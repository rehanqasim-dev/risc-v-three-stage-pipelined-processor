==> flow/design.v <==
module Controller (
    input clk,
    input rst,
    stall,
    input logic [31:0] instruction,
    input logic br_taken,
    flush,
    gemm_done,
    output logic [3:0] ALUctrl,
    output logic mem_wr_ppl,
    mem_read_ppl,
    output logic A_sel,
    B_sel,
    reg_wr_ppl,
    PC_sel_ppl,
    is_mret_ppl,
    csr_reg_r_ppl,
    csr_reg_wr_ppl,
    is_GemmInstr_ppl,
    output logic [1:0] wb_sel_ppl
);
  localparam R_type = 5'b01100;
  localparam I_type = 5'b00100;
  localparam Load_type = 5'b00000;
  localparam S_type = 5'b01000;
  localparam B_type = 5'b11000;
  localparam J_type = 5'b11011;
  localparam Jalr_type = 5'b11001;
  localparam lui_type = 5'b01101;
  localparam auipc_type = 5'b00101;
  localparam csr_type = 5'b11100;
  localparam GEMM_type = 5'b000010;
  logic [6:0] opcode;
  logic func7, func7_mret, is_mret, csr_reg_r, csr_reg_wr;
  logic [2:0] func3;
  assign func3 = instruction[14:12];
  assign opcode = instruction[6:0];
  assign func7 = instruction[30];
  assign func7_mret = instruction[29];
  logic [1:0] wb_sel;
  logic PC_sel, reg_wr, mem_wr, mem_read;
  logic is_GemmInstr;
  always_comb begin
    case (opcode[6:2])
      R_type: begin
        casex ({
          func7, func3
        })
          4'b0000: ALUctrl = 4'd0;   
          4'b1000: ALUctrl = 4'd1;   
          4'bX001: ALUctrl = 4'd2;   
          4'bX010: ALUctrl = 4'd3;   
          4'bX100: ALUctrl = 4'd4;   
          4'bX011: ALUctrl = 4'd5;   
          4'b0101: ALUctrl = 4'd6;   
          4'b1101: ALUctrl = 4'd7;   
          4'bX110: ALUctrl = 4'd8;   
          4'bX111: ALUctrl = 4'd9;   
          default: ALUctrl = 4'bXXXX;
        endcase
        A_sel = 1;
        PC_sel = 0;
        mem_wr = 0;
        mem_read = '0;
        B_sel = 0;
        wb_sel = 2'b01;
        reg_wr = 1;
        csr_reg_r = 1'b0;
        csr_reg_wr = 1'b0;
        is_mret = 1'b0;
        is_GemmInstr = 1'b0;
      end
      I_type: begin
        casex ({
          func7, func3
        })
          4'bX000: ALUctrl = 4'd0;   
          4'bX001: ALUctrl = 4'd2;   
          4'bX010: ALUctrl = 4'd3;   
          4'bX100: ALUctrl = 4'd4;   
          4'bX011: ALUctrl = 4'd5;   
          4'b0101: ALUctrl = 4'd6;   
          4'b1101: ALUctrl = 4'd7;   
          4'bX110: ALUctrl = 4'd8;   
          4'bX111: ALUctrl = 4'd9;   
          default: begin
            ALUctrl = 4'bXXXX;
          end
        endcase
        mem_wr = 0;
        mem_read = '0;
        A_sel = 1;
        PC_sel = 0;
        B_sel = 1;
        wb_sel = 2'b01;
        reg_wr = 1;
        csr_reg_r = 1'b0;
        csr_reg_wr = 1'b0;
        is_mret = 1'b0;
        is_GemmInstr = 1'b0;
      end
      Load_type: begin
        mem_wr = 0;
        mem_read = 1'b1;
        A_sel = 1;
        PC_sel = 0;
        B_sel = 1;
        wb_sel = 2'b10;
        reg_wr = 1;
        ALUctrl = 4'd0;
        csr_reg_r = 1'b0;
        csr_reg_wr = 1'b0;
        is_mret = 1'b0;
        is_GemmInstr = 1'b0;
      end
      S_type: begin
        mem_wr = 1;
        mem_read = '0;
        A_sel = 1;
        PC_sel = 0;
        B_sel = 1;
        wb_sel = 'x;
        reg_wr = 0;
        ALUctrl = 4'd0;
        csr_reg_r = 1'b0;
        csr_reg_wr = 1'b0;
        is_mret = 1'b0;
        is_GemmInstr = 1'b0;
      end
      B_type: begin
        mem_wr = 0;
        mem_read = '0;
        A_sel = 0;
        B_sel = 1;
        wb_sel = 'x;
        reg_wr = 0;
        ALUctrl = 4'd0;
        csr_reg_r = 1'b0;
        csr_reg_wr = 1'b0;
        is_mret = 1'b0;
        is_GemmInstr = 1'b0;
        case (br_taken)
          0: PC_sel = 0;
          1: PC_sel = 1;
          default: PC_sel = 'x;
        endcase
      end
      J_type: begin
        mem_wr = 0;
        mem_read = '0;
        A_sel = 0;
        B_sel = 1;
        wb_sel = 2'b00;
        reg_wr = 1;
        ALUctrl = 4'd0;
        PC_sel = 1'b1;
        csr_reg_r = 1'b0;
        csr_reg_wr = 1'b0;
        is_mret = 1'b0;
        is_GemmInstr = 1'b0;
      end
      Jalr_type: begin
        mem_wr = 0;
        mem_read = '0;
        A_sel = 1;
        B_sel = 1;
        wb_sel = 2'b00;
        reg_wr = 1'b1;
        ALUctrl = 4'd0;
        PC_sel = 1'b1;
        csr_reg_r = 1'b0;
        csr_reg_wr = 1'b0;
        is_mret = 1'b0;
        is_GemmInstr = 1'b0;
      end
      lui_type: begin
        mem_wr = 0;
        mem_read = '0;
        A_sel = 1'bx;
        B_sel = 1;
        wb_sel = 2'b01;
        reg_wr = 1'b1;
        ALUctrl = 4'd10;
        PC_sel = 1'b0;
        csr_reg_r = 1'b0;
        csr_reg_wr = 1'b0;
        is_mret = 1'b0;
        is_GemmInstr = 1'b0;
      end
      auipc_type: begin
        mem_wr = 0;
        mem_read = '0;
        A_sel = 0;
        B_sel = 1;
        wb_sel = 2'b01;
        reg_wr = 1;
        ALUctrl = 4'd0;
        PC_sel = 1'b0;
        csr_reg_r = 1'b0;
        csr_reg_wr = 1'b0;
        is_mret = 1'b0;
        is_GemmInstr = 1'b0;
      end
      csr_type: begin
        mem_wr = 0;
        mem_read = '0;
        A_sel = 1;
        B_sel = 1'bx;
        wb_sel = 2'b11;
        reg_wr = 1'b1;
        ALUctrl = 4'd0;
        PC_sel = 1'b0;
        is_GemmInstr = 1'b0;
        casex ({
          func7_mret, func3
        })
          4'b1000: begin
            csr_reg_r = 1'b0;
            csr_reg_wr = 1'b0;
            is_mret = 1'b1;
          end
          4'bx001: begin
            csr_reg_r = 1'b1;
            csr_reg_wr = 1'b1;
            is_mret = 1'b0;
          end
          default: begin
            csr_reg_r = 1'b0;
            csr_reg_wr = 1'b0;
            is_mret = 1'b0;
          end
        endcase
      end
      GEMM_type: begin
        ALUctrl = 4'bXXXX;
        A_sel = 1;
        B_sel = 0;
        PC_sel = 0;
        mem_wr = 0;
        mem_read = '0;
        wb_sel = 2'b01;
        reg_wr = 1'b0;
        csr_reg_r = 1'b0;
        csr_reg_wr = 1'b0;
        is_mret = 1'b0;
        is_GemmInstr = 1'b1;
      end
      default: begin
        mem_wr = 'x;
        mem_read = 'x;
        B_sel = 'x;
        A_sel = 'x;
        wb_sel = 'x;
        reg_wr = 'x;
        ALUctrl = 'x;
        PC_sel = 'x;
        csr_reg_r = 1'bx;
        csr_reg_wr = 1'bx;
        is_mret = 1'bx;
        is_GemmInstr = 1'b0;
      end
    endcase
  end
  Pipeline_reg #(
      .WIDTH(1),
      .reset(0)
  ) Pipeline1 (
      .clk(clk),
      .flush(flush),
      .stall(stall),
      .in(reg_wr),
      .out(reg_wr_ppl)
  );
  Pipeline_reg #(
      .WIDTH(1),
      .reset(0)
  ) pipeline2 (
      .clk(clk),
      .flush(flush),
      .stall(stall),
      .in(mem_wr),
      .out(mem_wr_ppl)
  );
  Pipeline_reg #(
      .WIDTH(2),
      .reset(0)
  ) pipeline3 (
      .clk(clk),
      .flush(flush),
      .stall(stall),
      .in(wb_sel),
      .out(wb_sel_ppl)
  );
  Pipeline_reg #(
      .WIDTH(1),
      .reset(0)
  ) Pipieline4 (
      .clk(clk),
      .flush(flush),
      .stall(stall),
      .in(PC_sel),
      .out(PC_sel_ppl)
  );
  Pipeline_reg #(
      .WIDTH(1),
      .reset(0)
  ) Pipeline_reg_instance (
      .clk(clk),
      .flush(flush),
      .stall(stall),
      .in(mem_read),
      .out(mem_read_ppl)
  );
  Pipeline_reg #(
      .WIDTH(1),
      .reset(0)
  ) Pipeline_ismret (
      .clk(clk),
      .flush(flush),
      .stall(stall),
      .in(is_mret),
      .out(is_mret_ppl)
  );
  Pipeline_reg #(
      .WIDTH(1),
      .reset(0)
  ) Pipeline_csr_reg_wr (
      .clk(clk),
      .flush(flush),
      .stall(stall),
      .in(csr_reg_r),
      .out(csr_reg_r_ppl)
  );
  Pipeline_reg #(
      .WIDTH(1),
      .reset(0)
  ) Pipeline_reg_instance1 (
      .clk(clk),
      .flush(flush),
      .stall(stall),
      .in(is_GemmInstr),
      .out(is_GemmInstr_ppl)
  );
endmodule
module Pipeline_reg #(
    parameter WIDTH = 32,
    reset = 32'h13
) (
    input logic clk,
    input logic flush,
    stall,
    input logic [WIDTH-1:0] in,
    output logic [WIDTH-1:0] out
);
  always_ff @(posedge clk) begin
    if (flush) out <= WIDTH'(reset);
    else if (!stall) out <= in;
  end
endmodule
Step by step through the tools: Controller --
What the tools print for Controller, step after step. Line numbers count from 1 in the design file above. The mark - stands for no value.
Set-up: top Controller, clock port clk, standard-cell library sky130hd, library corner tt_025C_1v80

Word level --
Source: Yosys, flattened and elaborated, memories not mapped. Widths are those after wreduce. Registers that Yosys merges into a memory's read port (data or address) are not register bits. Print and check cells do not count. Equal cells are merged and count once.
Word-level totals: register bits 9, input bits 38, output and inout bits 16, word-level cells 61
Operators by class: equality and inequality tests 20, mux-type cells 16, bitwise logic cells 1, reductions and logical operators 16
Operators with widths (number):
- parallel mux 4 bit (select 10 bit) | 1
- parallel mux 4 bit (select 9 bit) | 1
- OR reduction 10 bit | 3
- OR reduction 8 bit | 3
- equality test 5 bit (second input constant) | 4
- parallel mux 4 bit (select 4 bit) | 1
- parallel mux 1 bit (select 2 bit) | 8
- equality test 5 x 4 -> 1 bit (second input constant) | 3
- OR reduction 7 bit | 2
- equality test 4 bit (second input constant) | 3
- equality test 5 x 3 -> 1 bit (second input constant) | 2
- equality test 3 bit (second input constant) | 3
- parallel mux 2 bit (select 4 bit) | 1
- equality test 3 x 2 -> 1 bit (second input constant) | 2
- OR reduction 3 bit | 2
- equality test 5 x 2 -> 1 bit (second input constant) | 1
- logical NOT 5 bit | 1
- OR reduction 5 bit | 1
- OR reduction 2 bit | 2
- equality test 4 x 3 -> 1 bit (second input constant) | 1
- logical NOT 4 bit | 1
- equality test 3 x 1 -> 1 bit (second input constant) | 1
- logical NOT 3 bit | 1
- parallel mux 1 bit (select 3 bit) | 1
- 2-to-1 mux 1 bit | 3
- inverter 1 bit | 1

Longest topological paths --
Longest topological path by Yosys (ltp), each cell counted once; first at word level (registers and memories cut), then after technology mapping (sequential cells cut; the memories' decode and read muxes count).
Depth: depth after elaboration 3, ABC_AREA 0, mapped depth 5, mapped depth without buffers 4

Mapped cells and area --
Source: synth_stat.txt of the flow (Yosys; design flattened, memories mapped). It holds for the ABC_AREA given above (unset counts as 0); a run with the other value may have another netlist. Totals and module areas in this step are rounded.
Cells by type:
- sky130_fd_sc_hd__dfxtp_1 | number 9, total area 180.173 um^2
- sky130_fd_sc_hd__nor3_1 | number 9, total area 45.043 um^2
- sky130_fd_sc_hd__o21ai_0 | number 8, total area 40.038 um^2
- sky130_fd_sc_hd__nand2_1 | number 10, total area 37.536 um^2
- sky130_fd_sc_hd__a21oi_1 | number 7, total area 35.034 um^2
- sky130_fd_sc_hd__buf_6 | number 3, total area 33.782 um^2
- sky130_fd_sc_hd__bufbuf_16 | number 1, total area 32.531 um^2
- sky130_fd_sc_hd__nor2b_1 | number 5, total area 31.28 um^2
- sky130_fd_sc_hd__nor4b_4 | number 1, total area 23.773 um^2
- sky130_fd_sc_hd__buf_4 | number 3, total area 22.522 um^2
- sky130_fd_sc_hd__nor2_1 | number 6, total area 22.522 um^2
- sky130_fd_sc_hd__nand3b_1 | number 2, total area 15.014 um^2
- sky130_fd_sc_hd__clkbuf_8 | number 1, total area 13.763 um^2
- sky130_fd_sc_hd__and4bb_2 | number 1, total area 12.512 um^2
- sky130_fd_sc_hd__nor4_1 | number 2, total area 12.512 um^2
- sky130_fd_sc_hd__a2111o_1 | number 1, total area 11.261 um^2
- sky130_fd_sc_hd__inv_1 | number 3, total area 11.261 um^2
- sky130_fd_sc_hd__and2b_4 | number 1, total area 10.01 um^2
Not listed: further types 19, cells in them 19.
Mapped netlist: cells in the netlist 92, chip area (Yosys) 730 um^2, sequential area 180 um^2, flip-flops 9, buffer cells 8
By module: a second synthesis without flattening, with its own total; a netlist apart from the flattened one above.
Unflattened totals: cell total of the unflattened synthesis 92, area (unflattened synthesis) 770 um^2
Each row is one instance without its submodules.
By module:
- Controller | times used 1, cells 65, area 470 um^2, seq. area 0.0 um^2
- Pipeline_reg | times used 7, cells 3, area 34 um^2, seq. area 20 um^2
- Pipeline_reg | times used 1, cells 6, area 68 um^2, seq. area 40 um^2

Timing after synthesis --
Path of least setup slack by OpenSTA after synthesis, without wires, with an ideal clock, recovery checks aside; 20% of the period is set as input and as output delay. Where synthesis merged equal registers, the netlist keeps one of their names.
Timing path post-synthesis: path type input -> output, from input port instruction[6], to output port ALUctrl[0], period 1.47 ns, external input delay 0.294 ns, external output delay 0.294 ns, launch time at the first pin 0.294 ns, data arrival time 1.166 ns, data required time 1.176 ns, path slack 0.010 ns, path delay 0.872 ns, driving pins on the path 5, path buffers 1, period reached after synthesis 1.46 ns
"path delay" is the arrival time less input delay plus setup time. A path that ends at an output port has no setup time. "driving pins on the path" counts driving pins, that of a launching flip-flop among them; a cell with two outputs on the path counts twice. "period reached after synthesis" = period - worst setup slack (recovery checks aside). The figure is calculated, with input and output delays left at 20% of the set period. The rows between start and end are the longest chain of elaborated cells between them; the timing report does not say that the signal goes this way. Where chains are equally long, one stands for them. Each line given opens the expression or statement behind the cell; cells for indexed reads and writes are added by Yosys, which also makes memories of some case tables.
On the way, post-synthesis: cells stage by stage sky130_fd_sc_hd__bufbuf_16 -> sky130_fd_sc_hd__nand2_1 -> sky130_fd_sc_hd__a21o_1 -> sky130_fd_sc_hd__o21ai_1 -> sky130_fd_sc_hd__a221oi_1, cells in the longest elaborated chain 3, elaborated cells between the ends (all ways) 12, RTL lines with such cells 1, classes of those cells 9 x eq/ne; 1 x mux; 2 x reduce/logical
Ends and longest elaborated chain, post-synthesis:
- from (decl) | line 5 | input logic [31:0] instruction,
- equality test 5 bit | line 44 | case (opcode[6:2])
- OR reduction 7 bit
- parallel mux 4 bit (select 4 bit) | line 44
- to (decl) | line 9 | output logic [3:0] ALUctrl,

Lab notebook: Controller

Stored flow runs of Controller (2 of them; Yosys, OpenROAD, sky130hd). They differ in their settings and are not a sequence. Constraints: input delay and output delay 20% of the set period each, output load 0.01 pF.

[record 1] flow files
==> flow/run.sh <==
#!/bin/bash
# the make line also repeats the synthesis and layout settings of config.mk as NAME=value (left out here)
make -C /OpenROAD-flow-scripts/flow DESIGN_CONFIG=/design/flow/config.mk WORK_HOME=/design/flow/orfs CLKGATE_MAP_FILE= finish
==> flow/config.mk <==
export PLATFORM = sky130hd
export DESIGN_NAME = Controller
export DESIGN_NICKNAME = Controller
export VERILOG_FILES = /design/flow/design.v
export SDC_FILE = /design/flow/constraint.sdc
export NUM_CORES = 4
export LEC_CHECK = 0
export CAP_MARGIN = 20
export CORE_MARGIN = 2
export CORE_UTILIZATION = 51
export GPL_TIMING_DRIVEN = 1
export MIN_ROUTING_LAYER = met2
export PLACE_DENSITY_LB_ADDON = 0.11
export SETUP_SLACK_MARGIN = 0.1
export SLEW_MARGIN = 15
==> flow/constraint.sdc <==
create_clock -name core_clock -period 0.913 [get_ports {clk}]
set_input_delay 0.1826 -clock core_clock [delete_from_list [all_inputs] [get_ports {clk}]]
set_output_delay 0.1826 -clock core_clock [all_outputs]
set_load 0.01 [all_outputs]

[record 1] result: incomplete, clock tree synthesis halted on DPL-0038

[record 2] flow files
==> flow/run.sh <==
#!/bin/bash
# the make line also repeats the synthesis and layout settings of config.mk as NAME=value (left out here)
make -C /OpenROAD-flow-scripts/flow DESIGN_CONFIG=/design/flow/config.mk WORK_HOME=/design/flow/orfs CLKGATE_MAP_FILE= finish
==> flow/config.mk <==
export PLATFORM = sky130hd
export DESIGN_NAME = Controller
export DESIGN_NICKNAME = Controller
export VERILOG_FILES = /design/flow/design.v
export SDC_FILE = /design/flow/constraint.sdc
export NUM_CORES = 4
export LEC_CHECK = 0
export ABC_AREA = 0
export CAP_MARGIN = 20
export CELL_PAD_IN_SITES_DETAIL_PLACEMENT = 1
export CORE_ASPECT_RATIO = 1.4
export CORE_MARGIN = 2
export CORE_UTILIZATION = 72
export CTS_CLUSTER_SIZE = 59
export GPL_TIMING_DRIVEN = 1
export PLACE_DENSITY = 0.55
export SLEW_MARGIN = 15
export TNS_END_PERCENT = 65
==> flow/constraint.sdc <==
create_clock -name core_clock -period 1.88 [get_ports {clk}]
set_input_delay 0.3760 -clock core_clock [delete_from_list [all_inputs] [get_ports {clk}]]
set_output_delay 0.3760 -clock core_clock [all_outputs]
set_load 0.01 [all_outputs]

[record 2] result: incomplete, floorplanning halted on PDN-0185
