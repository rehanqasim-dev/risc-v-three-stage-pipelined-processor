==> flow/design.v <==
module CSR_reg (
    input clk,
    input rst,
    reg_wr,
    reg_r,
    input logic [31:0] PC,
    input logic [11:0] addr,
    input logic [3:0] interrupt,
    input logic [31:0] wdata_csr,
    input logic is_mret,
    output logic [31:0] rdata,
    epc,
    output logic epc_taken
);
  logic mie_wr_flag, interupt_taken, mstatus_wr_flag, mtvec_wr_flag, timer_inter, external_inter;
  logic [31:0] mepc_q, mie_q, mstatus_q, mtvec_q, mcause_q, mip_q, mcause_d, mip_d, ISR_addr;
  assign timer_inter_occur = mie_q[7] & mip_q[7];
  localparam mepc_addr = 12'h341;
  localparam mcause_addr = 12'h342;
  localparam mip_addr = 12'h344;
  localparam mtvec_addr = 12'h305;
  localparam mie_addr = 12'h304;
  localparam mstatus_addr = 12'h300;
  assign timer_inter = mip_q[7] & mie_q[7];
  assign external_inter = mip_q[11] & mie_q[11];
  assign interupt_taken = (timer_inter | external_inter) & mstatus_q[3];
  assign epc_taken = is_mret | interupt_taken;
  assign ISR_addr = mtvec_q[0] ? {mtvec_q[31:2], 2'b00} : {mtvec_q[31:2], 2'b00} + {mcause_q[29:0], 2'b00};
  assign epc = is_mret ? mepc_q : ISR_addr;
  always_ff @(posedge clk) begin
    if (rst) mepc_q <= '0;
    else if (interupt_taken) mepc_q <= PC;
  end
  always_ff @(posedge clk) begin
    if (rst) mie_q <= '0;
    else if (mie_wr_flag) mie_q <= wdata_csr;
  end
  always_ff @(posedge clk) begin
    if (rst) mstatus_q <= '0;
    else if (mstatus_wr_flag) mstatus_q <= wdata_csr;
  end
  always_ff @(posedge clk) begin
    if (rst) mtvec_q <= '0;
    else if (mtvec_wr_flag) mtvec_q <= wdata_csr;
  end
  always_ff @(posedge clk) begin
    if (rst) mcause_q <= '0;
    else mcause_q <= mcause_d;
  end
  always_ff @(posedge clk) begin
    if (rst) mip_q <= '0;
    else if (interupt_taken) mip_q <= '0;
    else mip_q <= mip_d;
  end
  always_comb begin
    case (interrupt)
      4'd1: begin
        mip_d = 32'h80;
        mcause_d = 32'd7;
      end
      4'd2: begin
        mip_d = 32'h800;
        mcause_d = 32'd11;
      end
      default: begin
        mcause_d = '0;
        mip_d = '0;
      end
    endcase
  end
  always_comb begin
    rdata = '0;
    if (reg_r) begin
      case (addr)
        mip_addr: begin
          rdata = mip_q;
        end
        mie_addr: begin
          rdata = mie_q;
        end
        mstatus_addr: begin
          rdata = mstatus_q;
        end
        mcause_addr: begin
          rdata = mcause_q;
        end
        mtvec_addr: begin
          rdata = mtvec_q;
        end
        mepc_addr: begin
          rdata = mepc_q;
        end
        default: rdata = '0;
      endcase
    end
  end
  always_comb begin
    mie_wr_flag = 1'b0;
    mstatus_wr_flag = 1'b0;
    mtvec_wr_flag = 1'b0;
    if (reg_wr) begin
      case (addr)
        mie_addr: begin
          mie_wr_flag = 1'b1;
        end
        mstatus_addr: begin
          mstatus_wr_flag = 1'b1;
        end
        mtvec_addr: begin
          mtvec_wr_flag = 1'b1;
        end
      endcase
    end
  end
endmodule
# From RTL to reports: CSR_reg
# The steps from the RTL of CSR_reg to its reports follow in flow order.
# Line numbers count from 1 in the design file above.
# The mark - stands for no value.
# inputs
design,CSR_reg
clock,clk
cell_library,sky130hd
corner,tt_025C_1v80

# After elaboration
# Source: Yosys, flattened and elaborated, memories not mapped. Widths are those after wreduce. Registers that Yosys merges into a memory's read port (data or address) are not register bits. Print and check cells do not count. Equal cells are merged and count once.
# op_classes
reduce_logical,1
n_logic,5
eq_ne,8
n_addsub,1
mux,12
# ops
cell,count
32-bit parallel mux with 6-bit select,1
32-bit 2-to-1 mux,3
12-bit by 10-bit == test with 1-bit output with constant B,6
32-bit adder,1
12-bit parallel mux with 2-bit select,1
4-bit parallel mux with 2-bit select,1
1-bit 2-to-1 mux,6
4-bit by 1-bit == test with 1-bit output with constant B,1
4-bit by 2-bit == test with 1-bit output with constant B,1
1-bit AND,3
1-bit OR,2
2-bit OR reduction,1
# word_totals
out_inout_bits,65
register_bits,192
input_bits,85

# Depth
# Longest topological path by Yosys (ltp), each cell counted once; first at word level (registers and memories cut), then after technology mapping (sequential cells cut; the memories' decode and read muxes count).
# logic_depth
word_depth,4
abc_area,1
depth_mapped,12

# Netlist
# The flow's flattened synthesis, as Yosys stat reports it; memories are mapped. The netlist is that of the ABC_AREA named above (0 if unset); the other value can give another one.
# Totals and module areas in this step are rounded.
# mapped
synth_area_um2,6989
seqArea_um2,2663
stdcells,1076
flip_flops,133
# types
cell,count
sky130_fd_sc_hd__dfxtp_1,133
sky130_fd_sc_hd__o21ai_0,206
sky130_fd_sc_hd__a21oi_1,124
sky130_fd_sc_hd__nand2_1,156
sky130_fd_sc_hd__inv_1,138
sky130_fd_sc_hd__nor2_1,132
sky130_fd_sc_hd__nand3_1,62
sky130_fd_sc_hd__clkbuf_1,41
sky130_fd_sc_hd__nand4_1,17
sky130_fd_sc_hd__nor2_4,7
sky130_fd_sc_hd__buf_2,12
sky130_fd_sc_hd__ha_1,4
sky130_fd_sc_hd__xor2_1,5
sky130_fd_sc_hd__nand2_2,5
sky130_fd_sc_hd__nor3_2,3
sky130_fd_sc_hd__o21ai_1,6
sky130_fd_sc_hd__nand4_4,1
sky130_fd_sc_hd__fa_1,1
# Other cell types: 13; their cells: 23.

# Timing after synthesis
# Path of least setup slack by OpenSTA after synthesis, without wires, with an ideal clock, recovery checks aside; 20% of the period is set as input and as output delay. Where synthesis merged equal registers, the netlist keeps one of their names.
# synth_timing
path_kind,reg-to-output
from,register mcause_q[1]
to,output port epc[12]
arrival_ns,1.727
driving_pins,10
path_delay_ns,1.727
setup_slack_ns,0.657
period_ns,2.98
period_less_setup_slack_ns,2.323
# "path_delay_ns" is the arrival time less input delay plus setup time.
# At an output port there is no setup time.
# "driving_pins": output pins that drive a net of the path, with the launching flip-flop's if there is one; two outputs of one cell count as two.
# "period_less_setup_slack_ns" = period - worst setup slack (recovery checks aside). The figure is calculated, with input and output delays left at 20% of the set period.
# Between the ends stands the longest chain of elaborated cells between them, by number of cells; it is not shown to be the way that was timed. Of several equally long chains one is given.
# A line is the first line of the expression or statement that the cell stems from. Yosys adds cells for indexed reads and writes and turns some case tables into memories.
# synth_between
cell_sequence,sky130_fd_sc_hd__dfxtp_1 > sky130_fd_sc_hd__ha_1 > sky130_fd_sc_hd__fa_1 > sky130_fd_sc_hd__nand2_1 > sky130_fd_sc_hd__nand2_1 > sky130_fd_sc_hd__nand2_1 > sky130_fd_sc_hd__nor2_2 > sky130_fd_sc_hd__nand2_1 > sky130_fd_sc_hd__xor2_1 > sky130_fd_sc_hd__o21ai_0
elab_chain_len,3
cells_between,3
cone_classes,add/sub: 1; mux: 2
# synth_rtl
element,line,rtl
start: declaration,16,"logic [31:0] mepc_q, mie_q, mstatus_q, mtvec_q, mcause_q, mip_q, mcause_d, mip_d, ISR_addr;"
start: assignment,47,if (rst) mcause_q <= '0;
start: assignment,48,else mcause_q <= mcause_d;
32-bit adder,28,"assign ISR_addr = mtvec_q[0] ? {mtvec_q[31:2], 2'b00} : {mtvec_q[31:2], 2'b00} + {mcause_q[29:0], 2'b00};"
32-bit 2-to-1 mux,28,
32-bit 2-to-1 mux,29,assign epc = is_mret ? mepc_q : ISR_addr;
end: declaration,12,"epc,"

# module CSR_reg, platform sky130hd, 2 stored runs of the flow under differing settings, order arbitrary. Input and output delays are each 20% of the period that was set; the output load is 0.01 pF.
# Settings: n/a = not set for that run.
run name,period_ns,CORE_UTILIZATION,SETUP_SLACK_MARGIN,PLACE_DENSITY_LB_ADDON,CELL_PAD_IN_SITES_GLOBAL_PLACEMENT,ABC_AREA,GPL_TIMING_DRIVEN,GPL_ROUTABILITY_DRIVEN,CTS_CLUSTER_DIAMETER,CAP_MARGIN,CORE_MARGIN,SLEW_MARGIN,CELL_PAD_IN_SITES_DETAIL_PLACEMENT,CTS_CLUSTER_SIZE,MIN_ROUTING_LAYER
record 1,4.23,60,0.54,0.08,2,1,0,1,360,5,2,20,n/a,n/a,n/a
record 2,3.66,33,1.09,0.29,2,n/a,1,1,315,20,2,0,2,42,met2
# Record 1: no results, placement failed with FLW-0024
# Record 2: no results, routing failed with DPL-0033
